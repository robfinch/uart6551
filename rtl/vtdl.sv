==> flow/design.v <==
module vtdl(clk, ce, a, d, q);
parameter WID = 8;
parameter DEP = 16;
localparam AMSB = $clog2(DEP)-1;
input clk;
input ce;
input [AMSB:0] a;
input [WID-1:0] d;
output [WID-1:0] q;
reg [WID-1:0] m [DEP-1:0];
integer n;
always @(posedge clk)
	if (ce) begin
		for (n = 1; n < DEP; n = n + 1)
			m[n] <= m[n-1];
		m[0] <= d;
	end
assign q = m[a];
endmodule
# From RTL to reports: vtdl
# Tool output for the design above, in the order of the flow.
# Lines are those of the file above, counted from 1.
# Cell names lack the library's common part.
# The mark -- stands for no value.
[design] top_module="vtdl" clock_port="clk" library="sky130hd" lib_corner="tt_025C_1v80"

# After elaboration
# Counts by Yosys on the flattened word-level netlist (proc, flatten, opt, wreduce). Print and check cells are left out. Cells with the same type and inputs are merged into one.
[classes] equal=15 mux=1 reduce_and_logical=1
[ops] operator="parallel mux 8 bit (select 16 bit)" n=1
[ops] operator="== test 4 bit (second input constant)" n=8
[ops] operator="== test 4 x 3 -> 1 bit (second input constant)" n=4
[ops] operator="== test 4 x 2 -> 1 bit (second input constant)" n=2
[ops] operator="== test 4 x 1 -> 1 bit (second input constant)" n=1
[ops] operator="logical NOT 4 bit" n=1
[bits] word_cells=33 regBits=128

# Depth
# Depth = most cells in a row (Yosys ltp): at word level without a register or memory, in the mapped netlist without a sequential cell, where the memories' decode and read muxes count.
[depth] depth_word=2 ABC_AREA=0 mapped_depth=8 depth_no_buf=5

# Mapped cells and area
# The flow's flattened synthesis, as Yosys stat reports it; memories are mapped. The netlist is that of the ABC_AREA named above (0 if unset); the other value can give another one.
[types] cell_type="edfxtp_1" n=128
[types] cell_type="mux2i_1" n=11
[types] cell_type="a22oi_1" n=12
[types] cell_type="a21oi_1" n=16
[types] cell_type="a32oi_1" n=9
[types] cell_type="mux2_2" n=7
[types] cell_type="nor2_1" n=15
[types] cell_type="a31oi_1" n=8
[types] cell_type="nor2b_1" n=8
[types] cell_type="buf_2" n=9
[types] cell_type="nand3_1" n=9
[types] cell_type="o221ai_1" n=5
[types] cell_type="o22ai_1" n=7
[types] cell_type="a311o_1" n=4
[types] cell_type="a22o_1" n=4
[types] cell_type="buf_6" n=3
[types] cell_type="and3_1" n=5
[types] cell_type="buf_4" n=4
# Not listed: further types 19, cells in them 40.
[synth_totals] mapped_area_um2=5052.3 seqArea_um2=3843.7 flip_flops=128 stdcells=304 buffers=18

# Path before layout
# Path of least setup slack by OpenSTA after synthesis, without wires, with an ideal clock, recovery checks aside; 20% of the period is set as input and as output delay. Where synthesis merged equal registers, the netlist keeps one of their names.
[synth_timing] path_type="input -> output" startpoint="input a[0]" endpoint="output q[2]" t_arrival_ns=1.603 path_buffers=2 delay_ns=1.159 out_delay_ns=0.444 setup_slack_ns=0.173 period_ns=2.22 required_ns=1.776 stages=6 period_less_setup_slack_ns=2.047
# "delay_ns" is the arrival time less input delay plus setup time.
# A path that ends at an output port has no setup time.
# "stages": output pins that drive a net of the path, with the launching flip-flop's if there is one; two outputs of one cell count as two.
# "period_less_setup_slack_ns" = period - worst setup slack (recovery checks aside). The figure is calculated, with input and output delays left at 20% of the set period.
# The rows between start and end are the longest chain of elaborated cells between them; the timing report does not say that the signal goes this way. Where chains are equally long, one stands for them.
# Each line given opens the expression or statement behind the cell; cells for indexed reads and writes are added by Yosys, which also makes memories of some case tables.
[synth_between] cell_sequence="buf_6 buf_6 mux2_4 a32oi_1 o221ai_1 o32a_1" elab_chain_cells=2
[synth_rtl] element="start: declaration" line=7 text="input [AMSB:0] a;"
[synth_rtl] element="== test 4 bit" line=18 text="assign q = m[a];"
[synth_rtl] element="parallel mux 8 bit (select 16 bit)" line=18
[synth_rtl] element="end: declaration" line=9 text="output [WID-1:0] q;"

# Worst path after layout
# From the final timing report of run 1: the path of least setup slack in the routed layout; clock arrival at registers is part of the times.
[layout_timing] path_type="register -> output" startpoint="register m[13][1]" endpoint="output q[1]" required_ns=1.16 stages=7 path_buffers=1 setup_slack_ns=-0.77 t_arrival_ns=1.93 out_delay_ns=0.29 period_ns=1.45
# The rows between start and end are the longest chain of elaborated cells between them; the timing report does not say that the signal goes this way. Where chains are equally long, one stands for them.
[layout_between] cell_sequence="edfxtp_1 and3_4 a21oi_2 nor3b_1 a311o_1 o32a_1 buf_2" elab_chain_cells=1
[layout_rtl] element="start: declaration" line=10 text="reg [WID-1:0] m [DEP-1:0];"
[layout_rtl] element="start: assignment" line=15 text="m[n] <= m[n-1];"
[layout_rtl] element="parallel mux 8 bit (select 16 bit)" line=18 text="assign q = m[a];"
[layout_rtl] element="end: declaration" line=9 text="output [WID-1:0] q;"

# Top module vtdl; platform sky130hd; tools Yosys and OpenROAD; 2 stored runs in no particular order. Input and output delays are each 20% of the period that was set; the output load is 0.01 pF.
# "achieved_clock_period_ns": clock period set for the run, less the worst setup slack. It is reckoned from that one timing run; input and output delays stay at 20% of the period that was set.
# "worst_path_ns" is the time allowed to the run's worst setup path (the clock period less input and output delay, where it has them) less its slack. Clock arrival times count: a late capture clock shortens it, a late launch clock lengthens it.
# "power.total_uw" rests on the timing tool's default activity at the inputs, not on a simulated workload.
run="run 1" settings period_ns=1.45 CORE_UTILIZATION=20 PLACE_DENSITY_LB_ADDON=0.26 CORE_ASPECT_RATIO=0.73 CELL_PAD_IN_SITES_DETAIL_PLACEMENT=0 CTS_CLUSTER_DIAMETER=171 SLEW_MARGIN=40 MIN_ROUTING_LAYER="met2" MAX_ROUTING_LAYER="met4" CAP_MARGIN=20 CORE_MARGIN=2
run="run 1" results setup_worst_slack_ns=-0.766 total_negative_slack_ns=-5.380 utilization_frac=0.309 power.total_uw=9887 achieved_clock_period_ns=2.216 worst_path_ns=1.93 worstPathKind="register -> output" final_stdcell_area_um2=7641.1 final_die_area_um2=26565.5 synth_area_um2=5052.3 final_hold_ws_ns=0.238
run="run 2" settings period_ns=1.4 CORE_UTILIZATION=63 SETUP_SLACK_MARGIN=0.19 PLACE_DENSITY=0.37 CORE_ASPECT_RATIO=0.95 ABC_AREA=1 GPL_TIMING_DRIVEN=1 GPL_ROUTABILITY_DRIVEN=1 CTS_CLUSTER_DIAMETER=212 CAP_MARGIN=10 SLEW_MARGIN=15 CORE_MARGIN=2
run="run 2" results setup_worst_slack_ns=-0.642 total_negative_slack_ns=-4.206 utilization_frac=0.918 power.total_uw=10594 achieved_clock_period_ns=2.042 worst_path_ns=1.76 worstPathKind="register -> output" final_stdcell_area_um2=7352.1 final_die_area_um2=8865.9 synth_area_um2=5121.2 final_hold_ws_ns=0.106
