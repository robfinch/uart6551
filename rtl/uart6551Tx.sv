==> flow/design.v <==
module edge_det(rst, clk, ce, i, pe, ne, ee);
input rst;		 
input clk;		 
input ce;		 
input i;		 
output pe;		 
output ne;		 
output ee;		 
reg ed = 1'b0;
always @(posedge clk)
	if (rst)
		ed <= 1'b0;
	else if (ce)
		ed <= i;
assign pe = ~ed & i;	 
assign ne = ed & ~i;	 
assign ee = ed ^ i;		 
endmodule
module uart6551Tx(rst, clk, cyc, cs, wr, din, ack,
	fifoEnable, fifoClear, txBreak,
	frameSize, wordLength, parityCtrl, baud16x_ce,
	cts, clear, txd, full, empty, qcnt);
input rst;
input clk;
input cyc;			 
input cs;			 
input wr;			 
input [7:0] din;		 
output ack;
input fifoEnable;
input fifoClear;
input txBreak;
input [7:0] frameSize;
input [3:0] wordLength;
input [2:0] parityCtrl;
input baud16x_ce;	 
input cts;			 
input clear;		 
output reg txd;		 
output full;		 
output empty;		 
output [3:0] qcnt;	 
reg [7:0] t1;
reg [11:0] t2;
reg [11:0] tx_data;	 
typedef enum logic {
	IDLE = 1'b0,
	XMIT
} state_t;
state_t state;		 
reg [7:0] cnt;		 
reg rd;
reg p1, p2;			 
wire awr;
assign ack = cyc & cs;
edge_det ued1 (.rst(rst), .clk(clk), .ce(1'b1), .i(ack & wr), .pe(awr), .ne(), .ee());
reg [7:0] fdo2;
reg empty;
assign qcnt = 'd0;
always_ff @(posedge clk)
	if (awr) fdo2 <= {3'd0,din};
always_ff @(posedge clk)
if (rst)
	empty <= 1;
else begin
	if (awr) empty <= 0;
	else if (rd) empty <= 1;
end
assign full = ~empty;
wire [7:0] fdo = fdo2;
integer n;
reg [7:0] mask;
always_comb
	for (n = 0; n < 8; n = n + 1)
		mask[n] = n < wordLength ? 1'b1 : 1'b0;
always_comb
if (txBreak)
	t1 <= 0;
else
	t1 <= fdo & mask;
always_comb
begin
	case (parityCtrl)
	3'b001:	p1 <= ~^t1; 
	3'b011:	p1 <= ^t1;	 
	3'b101: p1 <= 1;	 
	3'b111:	p1 <= 0;	 
	default: p1 <= 1;	 
	endcase
end
always_comb
case(wordLength)
4'd5:	t2 <= {5'b11111,p1,t1[4:0],1'b0};
4'd6:	t2 <= {4'b1111,p1,t1[5:0],1'b0};
4'd7:	t2 <= {3'b111,p1,t1[6:0],1'b0};
default:	t2 <= {2'b11,p1,t1[7:0],1'b0};
endcase
always_ff @(posedge clk)
if (rst)
	state <= IDLE;
else begin
	if (clear)
		state <= IDLE;
	if (baud16x_ce) begin
		case(state)
		IDLE:
			if (((!empty && cts)||txBreak) && cnt==frameSize)
				state <= XMIT;
		XMIT:
			if (cnt==frameSize-1)
				state <= IDLE;
		endcase
	end
end
always_ff @(posedge clk)
if (rst)
	cnt <= 8'h00;
else begin
	if (clear)
		cnt <= 8'h00;
	if (baud16x_ce) begin
		if (cnt==frameSize)
			cnt <= 8'h0;
		else
			cnt <= cnt + 8'd1;
	end
end
always_ff @(posedge clk)
if (rst)
	rd <= 0;
else begin
	rd <= 0;
	if (clear)
		rd <= 0;
	if (baud16x_ce)
		case(state)
		IDLE:
			if (((!empty && cts)||txBreak) && cnt==frameSize)
				rd <= 1;
		default:	;
		endcase
end
always_ff @(posedge clk)
if (rst)
	tx_data <= 12'hFFF;
else begin
	if (baud16x_ce) begin
		case(state)
		IDLE:
			if (((!empty && cts)||txBreak) && cnt==frameSize)
				tx_data <= t2;
		XMIT:
			if (cnt[3:0]==4'hF)
				tx_data <= {1'b1,tx_data[11:1]};
		endcase
	end
end
always_ff @(posedge clk)
if (rst)
	txd <= 1'b1;
else
	txd <= tx_data[0];
endmodule
## From RTL to reports: uart6551Tx

The steps from the RTL of uart6551Tx to its reports follow in flow order.
Lines are those of the file above, counted from 1.
Library cell names are shortened.
The mark n/a stands for no value.

| inputs | value |
|---|---|
| top module | uart6551Tx |
| clock input | clk |
| standard-cell library | sky130hd |
| corner | tt_025C_1v80 |

## After elaboration

Source: Yosys, flattened and elaborated, memories not mapped. Widths are those after wreduce. Registers that Yosys merges into a memory's read port (data or address) are not register bits. Print and check cells do not count. Equal cells are merged and count once.

| storage and ports | value |
|---|---|
| bits of input ports | 34 |
| word-level cells | 72 |
| flip-flop bits (word level) | 33 |
| output and inout port bits | 8 |

| cells by class | value |
|---|---|
| multiplexer cells | 25 |
| order comparisons | 8 |
| bitwise logic cells | 8 |
| reductions and logical operators | 10 |
| $add $sub $neg | 2 |
| eq/ne operators | 11 |

Operators by type and width:

| cell | count |
|---|---|
| 8-bit by 32-bit equality test with 1-bit output | 1 |
| 8-bit two-way mux | 4 |
| 10-bit case mux with 3-bit select | 1 |
| 12-bit case mux with 2-bit select | 1 |
| 12-bit two-way mux | 2 |
| 3-bit by 4-bit less-than comparator with 1-bit output (first input constant) | 4 |
| 1-bit two-way mux | 15 |
| 4-bit by 3-bit equality test with 1-bit output (second input constant) | 3 |
| 8-bit by 1-bit subtractor with 9-bit output (second input constant) | 1 |
| 1-bit by 4-bit less-than comparator with 1-bit output (first input constant) | 2 |
| 2-bit by 4-bit less-than comparator with 1-bit output (first input constant) | 2 |
| 8-bit by 1-bit adder with 8-bit output (second input constant) | 1 |
| 8-bit equality test | 1 |
| 8-bit AND | 1 |
| 8-bit XNOR reduction | 1 |
| 8-bit XOR reduction | 1 |
| 1-bit inverter | 4 |
| 2-bit nonzero test | 2 |
| 4-bit equality test (second input constant) | 1 |
| 1-bit AND | 3 |
| 3-bit by 1-bit equality test with 1-bit output (second input constant) | 1 |
| 3-bit by 2-bit equality test with 1-bit output (second input constant) | 1 |
| 3-bit equality test (second input constant) | 1 |
| 3-bit AND reduction | 1 |
| 3-bit OR reduction | 1 |
| 1-bit case mux with 3-bit select | 1 |
| 1-bit logical AND | 2 |
| 2-bit by 1-bit != test with 1-bit output (second input constant) | 1 |

Other operator kinds: 4; their cells: 4.

## Logic depth

Depth = most cells in a row (Yosys ltp): at word level without a register or memory, in the mapped netlist without a sequential cell, where the memories' decode and read muxes count.

| depth | value |
|---|---|
| word-level depth | 9 |
| ABC_AREA | 0 |
| depth in mapped cells | 10 |
| depth with buffers taken out | 9 |

## After synthesis

Yosys stat after the flow's synthesis: flattened, memories mapped to cells. It holds for the ABC_AREA given above (unset counts as 0); a run with the other value may have another netlist.

Cell types:

| type | count |
|---|---|
| dfxtp_1 | 23 |
| edfxtp_1 | 8 |
| xor2_1 | 13 |
| a21oi_1 | 21 |
| nor2_1 | 23 |
| o21ai_0 | 12 |
| mux2i_1 | 4 |
| and3_1 | 6 |
| nand2_1 | 10 |
| nand2b_1 | 6 |
| nor2b_1 | 6 |
| nor3b_1 | 5 |
| o21bai_1 | 5 |
| xnor2_1 | 4 |
| buf_6 | 3 |
| a211oi_1 | 4 |
| buf_4 | 4 |
| nand3_1 | 6 |

Other cell types: 33; their cells: 63.

| synthesis totals | value |
|---|---|
| buffers | 17 |
| mapped cells | 226 |
| synthesis area | 1941.9 sq um |
| flip-flop cells | 31 |
| sequential part of the area | 700.7 sq um |

By module: a second synthesis without flattening, with its own total; a netlist apart from the flattened one above.

| second synthesis, totals | value |
|---|---|
| cells (unflattened synthesis) | 260 |
| area total of the unflattened synthesis | 2105.8 sq um |

Each row is one instance without its submodules.

By module:

| module | area (sq um) | cells | instances |
|---|---|---|---|
| uart6551Tx | 2035.7 | 252 | 1 |
| edge_det | 70.1 | 8 | 1 |

## Worst setup path after synthesis

OpenSTA on the mapped netlist: ideal clock, no wires. The path of least setup slack (recovery checks aside). Input and output delay are each 20% of the period. Register names are those of the netlist, which keeps one name where synthesis merged equal registers.

| timing after synthesis | value |
|---|---|
| path type | input -> register |
| start | input port wordLength[2] |
| end | register tx_data[7] |
| library setup time | 126 ps |
| delay of the path | 2019 ps |
| buffers on the path | 1 |
| external input delay | 586 ps |
| stages on the path | 9 |
| time at the first pin | 586 ps |
| slack | 325 ps |
| arrival | 2479 ps |
| clock period | 2930 ps |
| period reached after synthesis | 2605 ps |

"delay of the path" = arrival - input delay + setup time.
"stages on the path" counts driving pins, that of a launching flip-flop among them; a cell with two outputs on the path counts twice.
"period reached after synthesis" = period - worst setup slack (recovery checks aside). The figure is calculated, with input and output delays left at 20% of the set period.
The rows between start and end are the longest chain of elaborated cells between them; the timing report does not say that the signal goes this way. Where chains are equally long, one stands for them.
A line is the first line of the expression or statement that the cell stems from. Yosys adds cells for indexed reads and writes and turns some case tables into memories.
At most two assigning lines are given for a register; there are more.

| on the way, after synthesis | value |
|---|---|
| path through | clkbuf_2 > or4b_1 > o22ai_2 > xnor2_1 > xnor2_2 > mux2i_1 > mux2_4 > a2111oi_2 > o31ai_1 |
| length of the longest elaborated chain | 9 |

RTL lines, path after synthesis:

| what | RTL line | RTL |
|---|---|---|
| start: declaration | 34 | `input [3:0] wordLength;` |
| 1-bit by 4-bit less-than comparator with 1-bit output | 75 | `mask[n] = n < wordLength ? 1'b1 : 1'b0;` |
| 1-bit two-way mux | 75 |  |
| 8-bit AND | 80 | `t1 <= fdo & mask;` |
| 8-bit two-way mux | 77 | `if (txBreak)` |
| 8-bit XOR reduction | 85 | `3'b011: p1 <= ^t1;` |
| 1-bit case mux with 3-bit select | 83 | `case (parityCtrl)` |
| 10-bit case mux with 3-bit select | 92 | `case(wordLength)` |
| 12-bit two-way mux | 150 | `if (((!empty && cts)\|\|txBreak) && cnt==frameSize)` |
| 12-bit case mux with 2-bit select | 148 | `case(state)` |
| end: assignment | 151 | `tx_data <= t2;` |
| end: assignment | 154 | `tx_data <= {1'b1,tx_data[11:1]};` |
| end: declaration | 45 | `reg [11:0] tx_data;` |

## Worst path after layout

From the final timing report of flow run A: the path of least setup slack in the routed layout; clock arrival at registers is part of the times.
The report prints the path's times to 10 ps; the period is as set.

| timing post-layout | value |
|---|---|
| path type | input -> register |
| start | input port txBreak |
| end | register tx_data[7] |
| time at the first pin | 900 ps |
| slack | 1120 ps |
| external input delay | 900 ps |
| buffers on the path | 1 |
| clock period | 4480 ps |
| arrival | 3510 ps |
| library setup time | 120 ps |
| stages on the path | 9 |

The rows between start and end are the longest chain of elaborated cells between them; the timing report does not say that the signal goes this way. Where chains are equally long, one stands for them.
At most two assigning lines are given for a register; there are more.

| on the way, post-layout | value |
|---|---|
| path through | clkdlybuf4s50_1 > or4b_1 > o22ai_2 > xnor2_1 > xnor2_2 > mux2i_1 > mux2_4 > a2111oi_2 > o31ai_1 |
| length of the longest elaborated chain | 6 |

RTL lines, path post-layout:

| what | RTL line | RTL |
|---|---|---|
| start: declaration | 32 | `input txBreak;` |
| 8-bit two-way mux | 77 | `if (txBreak)` |
| 8-bit XOR reduction | 85 | `3'b011: p1 <= ^t1;` |
| 1-bit case mux with 3-bit select | 83 | `case (parityCtrl)` |
| 10-bit case mux with 3-bit select | 92 | `case(wordLength)` |
| 12-bit two-way mux | 150 | `if (((!empty && cts)\|\|txBreak) && cnt==frameSize)` |
| 12-bit case mux with 2-bit select | 148 | `case(state)` |
| end: assignment | 151 | `tx_data <= t2;` |
| end: assignment | 154 | `tx_data <= {1'b1,tx_data[11:1]};` |
| end: declaration | 45 | `reg [11:0] tx_data;` |

Wiki page: uart6551Tx / flow data

Settings and measured results of 2 stored flow runs for module uart6551Tx (sky130hd), not sorted in any way. The constraints put input and output delay at 20% of the set period each and load the outputs with 0.01 pF.
"achieved period" means the clock period less the worst setup slack. The figure is calculated, with input and output delays left at 20% of the set period.
"total design power": no workload was simulated; the value follows from the tool's default switching activity.

#### Flow run A

| setting | value |
|---|---|
| period_ns | `4.48` |
| CORE_UTILIZATION | `51` |
| PLACE_DENSITY_LB_ADDON | `0.11` |
| HOLD_SLACK_MARGIN | `0.24` |
| CORE_MARGIN | `3` |
| GPL_TIMING_DRIVEN | `1` |
| GPL_ROUTABILITY_DRIVEN | `1` |
| CAP_MARGIN | `10` |
| SLEW_MARGIN | `20` |

| result | value |
|---|---|
| total design power | 0.6150 mW |
| post-route utilization | 0.671 |
| setup slack of the worst path | 1124 ps |
| chip area in the Yosys report | 1941.9 sq um |
| achieved period | 3356 ps |
| summed negative setup slack | 0 ps |
| die size | 4584.0 sq um |

#### Flow run B

| setting | value |
|---|---|
| period_ns | `4.43` |
| CORE_UTILIZATION | `47` |
| SETUP_SLACK_MARGIN | `0.29` |
| CORE_MARGIN | `2` |
| CELL_PAD_IN_SITES_GLOBAL_PLACEMENT | `0` |
| ABC_AREA | `0` |
| CTS_CLUSTER_SIZE | `22` |
| CAP_MARGIN | `25` |
| SLEW_MARGIN | `20` |

| result | value |
|---|---|
| total design power | 0.6705 mW |
| post-route utilization | 0.595 |
| setup slack of the worst path | 1050 ps |
| chip area in the Yosys report | 1941.9 sq um |
| achieved period | 3380 ps |
| summed negative setup slack | 0 ps |
| die size | 4661.5 sq um |
